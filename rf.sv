==> flow/design.v <==
module rf #(
		parameter RF_ADDRESS_WIDTH=5, 
		parameter DATA_WIDTH=16)
		(
		input logic clk,
		input logic asyn_n_rst,
		input logic we,
		input logic [RF_ADDRESS_WIDTH-1:0] rs1, 
		input logic [RF_ADDRESS_WIDTH-1:0] rs2,
		input logic [RF_ADDRESS_WIDTH-1:0] rd,
		input logic [DATA_WIDTH-1:0] data_in,
		output logic [DATA_WIDTH-1:0] Qs1,
		output logic [DATA_WIDTH-1:0] Qs2);
reg [31:0][DATA_WIDTH-1:0] register={32{16'b0}};
always_ff @(posedge clk, negedge asyn_n_rst)
	begin
		if (~asyn_n_rst)
			begin 
				for (int i = 0; i<RF_ADDRESS_WIDTH; i++)
					begin
						register[i] = 16'b0;
					end
			end 
		else 
			begin
				if(we==1'b1)
					begin
						register[rd]<=data_in;
					end
				else 
					begin
						Qs1<=register[rs1];
						Qs2<=register[rs2];
					end 
			end 		
end
endmodule 
From RTL to reports: rf. The steps from the RTL of rf to its reports follow in flow order. Lines are those of the file above, counted from 1. Operators carry their Yosys type and port widths (W data, S select, Z words). Cell names lack the library's common part. A cell with -- has no value.

Design top: rf. Clock port: clk. Cell library: sky130hd. Library corner: tt_025C_1v80.

Word level. Yosys after proc, flatten, opt, wreduce and memory -nomap, before mapping. Enables and synchronous resets that opt folds into registers are not counted as muxes. Memory bits, and registers merged into a memory's read port (data or address), are not among the register bits. Print and check cells are not counted. Equal cells are merged and count once.

The figure for order comparisons is 0. Multipliers: 0. The figure for shift-type cells is 4. The figure for bitwise operators is 4. Under div/mod/pow operators stands 0. The figure for equal/unequal tests is 0. Multiplexer cells: 0. The entry for reduce/logical cells reads 2. $add $sub $neg: 1.

Operator list (count): $shiftx A512 B10 Y16 (2); $shift A16 B33 Y512 (1); $shift A16 B33 Y512 const A (1); $and A512 B512 Y512 (1); $or A512 B512 Y512 (1); $not A512 Y512 (1); $neg A9 Y33 (1); $reduce_and A2 Y1 (2); $not A1 Y1 (1).

Under latch bits stands 0. The entry for elaborated cells reads 14. The figure for output and inout port bits is 32. ROM bits: 0. The figure for input bits is 34. The figure for word width x clocked read ports is 0. The figure for flip-flop bits (word level) is 544. The entry for memory bits (writable) reads 0. Under memories kept stands 0.

Longest topological paths. Depth = most cells in a row (Yosys ltp): at word level without a register or memory, in the mapped netlist without a sequential cell, where the memories' decode and read muxes count.

Under depth after elaboration stands 5. For ABC_AREA the number is 0. Under mapped depth stands 12. Depth with buffers taken out: 9.

Netlist. Source: synth_stat.txt of the flow (Yosys; design flattened, memories mapped). It holds for the ABC_AREA given above (unset counts as 0); a run with the other value may have another netlist.

Under standard cells after synthesis stands 2359. Flip-flops: 544. The figure for chip area (Yosys) is 31773.0 um^2. For buffer cells the number is 222. Under area of sequential cells stands 16335.7 um^2.

Cell types: edfxtp_1 (count 544, total area 1.63E+04 um^2); mux2_2 (count 508, total area 5.72E+03 um^2); mux2i_1 (count 513, total area 5.13E+03 um^2); a22oi_1 (count 128, total area 960.922 um^2); a22o_1 (count 64, total area 560.538 um^2); clkbuf_1 (count 114, total area 427.91 um^2); buf_2 (count 74, total area 370.355 um^2); nand3_1 (count 66, total area 330.317 um^2); a21oi_1 (count 64, total area 320.307 um^2); nand2_1 (count 75, total area 281.52 um^2); a31oi_1 (count 32, total area 200.192 um^2); nand4_1 (count 32, total area 200.192 um^2); nor3_1 (count 33, total area 165.158 um^2); nand2_2 (count 14, total area 87.584 um^2); buf_1 (count 23, total area 86.333 um^2); nor2b_1 (count 11, total area 68.816 um^2); buf_6 (count 6, total area 67.565 um^2); mux2_1 (count 4, total area 45.043 um^2).

Other cell types: 24; their cells: 54.

Worst setup path after synthesis. Source: OpenSTA report_checks on the synthesized netlist (no wires, ideal clock, input and output delay 20% of the period each), path of least setup slack; recovery checks are left aside. Register names are those of the netlist, which keeps one name where synthesis merged equal registers.

Kind: input to register. Start: in asyn_n_rst. End: reg register. Under library setup time stands 0.941 ns. The entry for path delay reads 12.432 ns. The figure for path buffers is 0. For arrival time the number is 17.291 ns. Time at the first pin: 5.800 ns. The figure for data required time is 28.059 ns. The entry for input delay reads 5.800 ns. The figure for stages on the path is 1. The figure for clock period is 29.0 ns. Under slack stands 10.768 ns. Period reached after synthesis: 18.232 ns.

"path delay" = arrival - input delay + setup time. "stages on the path" counts driving pins, that of a launching flip-flop among them; a cell with two outputs on the path counts twice. "period reached after synthesis" is the clock period less the worst setup slack; recovery checks do not enter. This is arithmetic on one report: input and output delays are still those of the set period (20% each). Where an end lacks its bit number, it is one bit of the signal, or one of the new flip-flops if synthesis recoded a state register. The rows between start and end are the longest chain of elaborated cells between them; the timing report does not say that the signal goes this way. Where chains are equally long, one stands for them. A line is the first line of the expression or statement that the cell stems from. Yosys adds cells for indexed reads and writes and turns some case tables into memories.

Cells stage by stage: and2_1. The figure for cells in the longest elaborated chain is 1. Under elaborated cells on any way between the ends stands 1. The figure for source lines of those cells is 0. Classes of those cells: reduce/logical (1).

Ends and longest elaborated chain, after synthesis: start, declared (RTL line 6) `input logic asyn_n_rst,`; $reduce_and A2 Y1; end, assigned (RTL line 21) `register[i] = 16'b0;`; end, assigned (RTL line 28) `register[rd]<=data_in;`; end, declared (RTL line 14) `reg [31:0][DATA_WIDTH-1:0] register={32{16'b0}};`.

Path in the finished layout. From the final timing report of flow run A: the path of least setup slack in the routed layout; clock arrival at registers is part of the times.

Kind: input to register. Start: in we. End: reg register. Under library setup time stands 0.37 ns. The figure for clock period is 18.6 ns. Under slack stands 11.32 ns. The figure for stages on the path is 5. Time at the first pin: 3.72 ns. The figure for path buffers is 4. For arrival time the number is 7.52 ns. The figure for data required time is 18.84 ns. The entry for input delay reads 3.72 ns.

Where an end lacks its bit number, it is one bit of the signal, or one of the new flip-flops if synthesis recoded a state register. The rows between start and end are the longest chain of elaborated cells between them; the timing report does not say that the signal goes this way. Where chains are equally long, one stands for them.

Cells stage by stage: clkdlybuf4s50_1 > and2_4 > buf_4 > buf_4 > buf_4. The figure for cells in the longest elaborated chain is 1. Under elaborated cells on any way between the ends stands 1. The figure for source lines of those cells is 0. Classes of those cells: reduce/logical (1).

Ends and longest elaborated chain, after layout: start, declared (RTL line 7) `input logic we,`; $reduce_and A2 Y1; end, assigned (RTL line 28) `register[rd]<=data_in;`; end, declared (RTL line 14) `reg [31:0][DATA_WIDTH-1:0] register={32{16'b0}};`.

Wiki page: rf / flow data

Settings and measured results of 2 stored flow runs for module rf (sky130hd), not sorted in any way. The constraints put input and output delay at 20% of the set period each and load the outputs with 0.01 pF. "achieved clock period" means the clock period less the worst setup slack. The figure is calculated, with input and output delays left at 20% of the set period. By "time used up by the worst setup path" is meant the share of the clock period that the worst setup path is allowed (20% is reserved at inputs, 20% at outputs), minus its slack. Clock arrival times at its registers enter into it. "overall power" rests on the timing tool's default activity at the inputs, not on a simulated workload.

Flow run A has these settings: period_ns 18.6; CORE_UTILIZATION 63; SETUP_SLACK_MARGIN 0.36; PLACE_DENSITY_LB_ADDON 0.25; GPL_ROUTABILITY_DRIVEN 1; CAP_MARGIN 0; CORE_MARGIN 2; SLEW_MARGIN 20. The area of the synthesized netlist stands at 31773.0 um^2. The die footprint comes to 52246.5 um^2. The standard-cell area after layout comes to 34685.8 um^2. The utilization of the finished layout is 69.4%. The setup slack of the worst path comes to 11.318 ns. The total negative slack on setup checks comes to 0.000 ns. For the lowest hold slack the run shows 0.609 ns. For the overall power the run shows 3066 µW. For the achieved clock period the run shows 7.282 ns. The time used up by the worst setup path stands at 3.56 ns. Worst setup path kind: input to register.

Flow run B has these settings: period_ns 17.4; CORE_UTILIZATION 62; SETUP_SLACK_MARGIN 3.72; PLACE_DENSITY_LB_ADDON 0.15; CELL_PAD_IN_SITES_GLOBAL_PLACEMENT 0; SLEW_MARGIN 10; MAX_ROUTING_LAYER met4; CAP_MARGIN 20; CORE_MARGIN 2. The area of the synthesized netlist stands at 31773.0 um^2. The die footprint comes to 53072.6 um^2. The standard-cell area after layout comes to 34748.3 um^2. The utilization of the finished layout is 69.0%. The setup slack of the worst path comes to 10.611 ns. The total negative slack on setup checks comes to 0.000 ns. For the lowest hold slack the run shows 0.598 ns. For the overall power the run shows 3156 µW. For the achieved clock period the run shows 6.789 ns. The time used up by the worst setup path stands at 3.31 ns. Worst setup path kind: input to register.
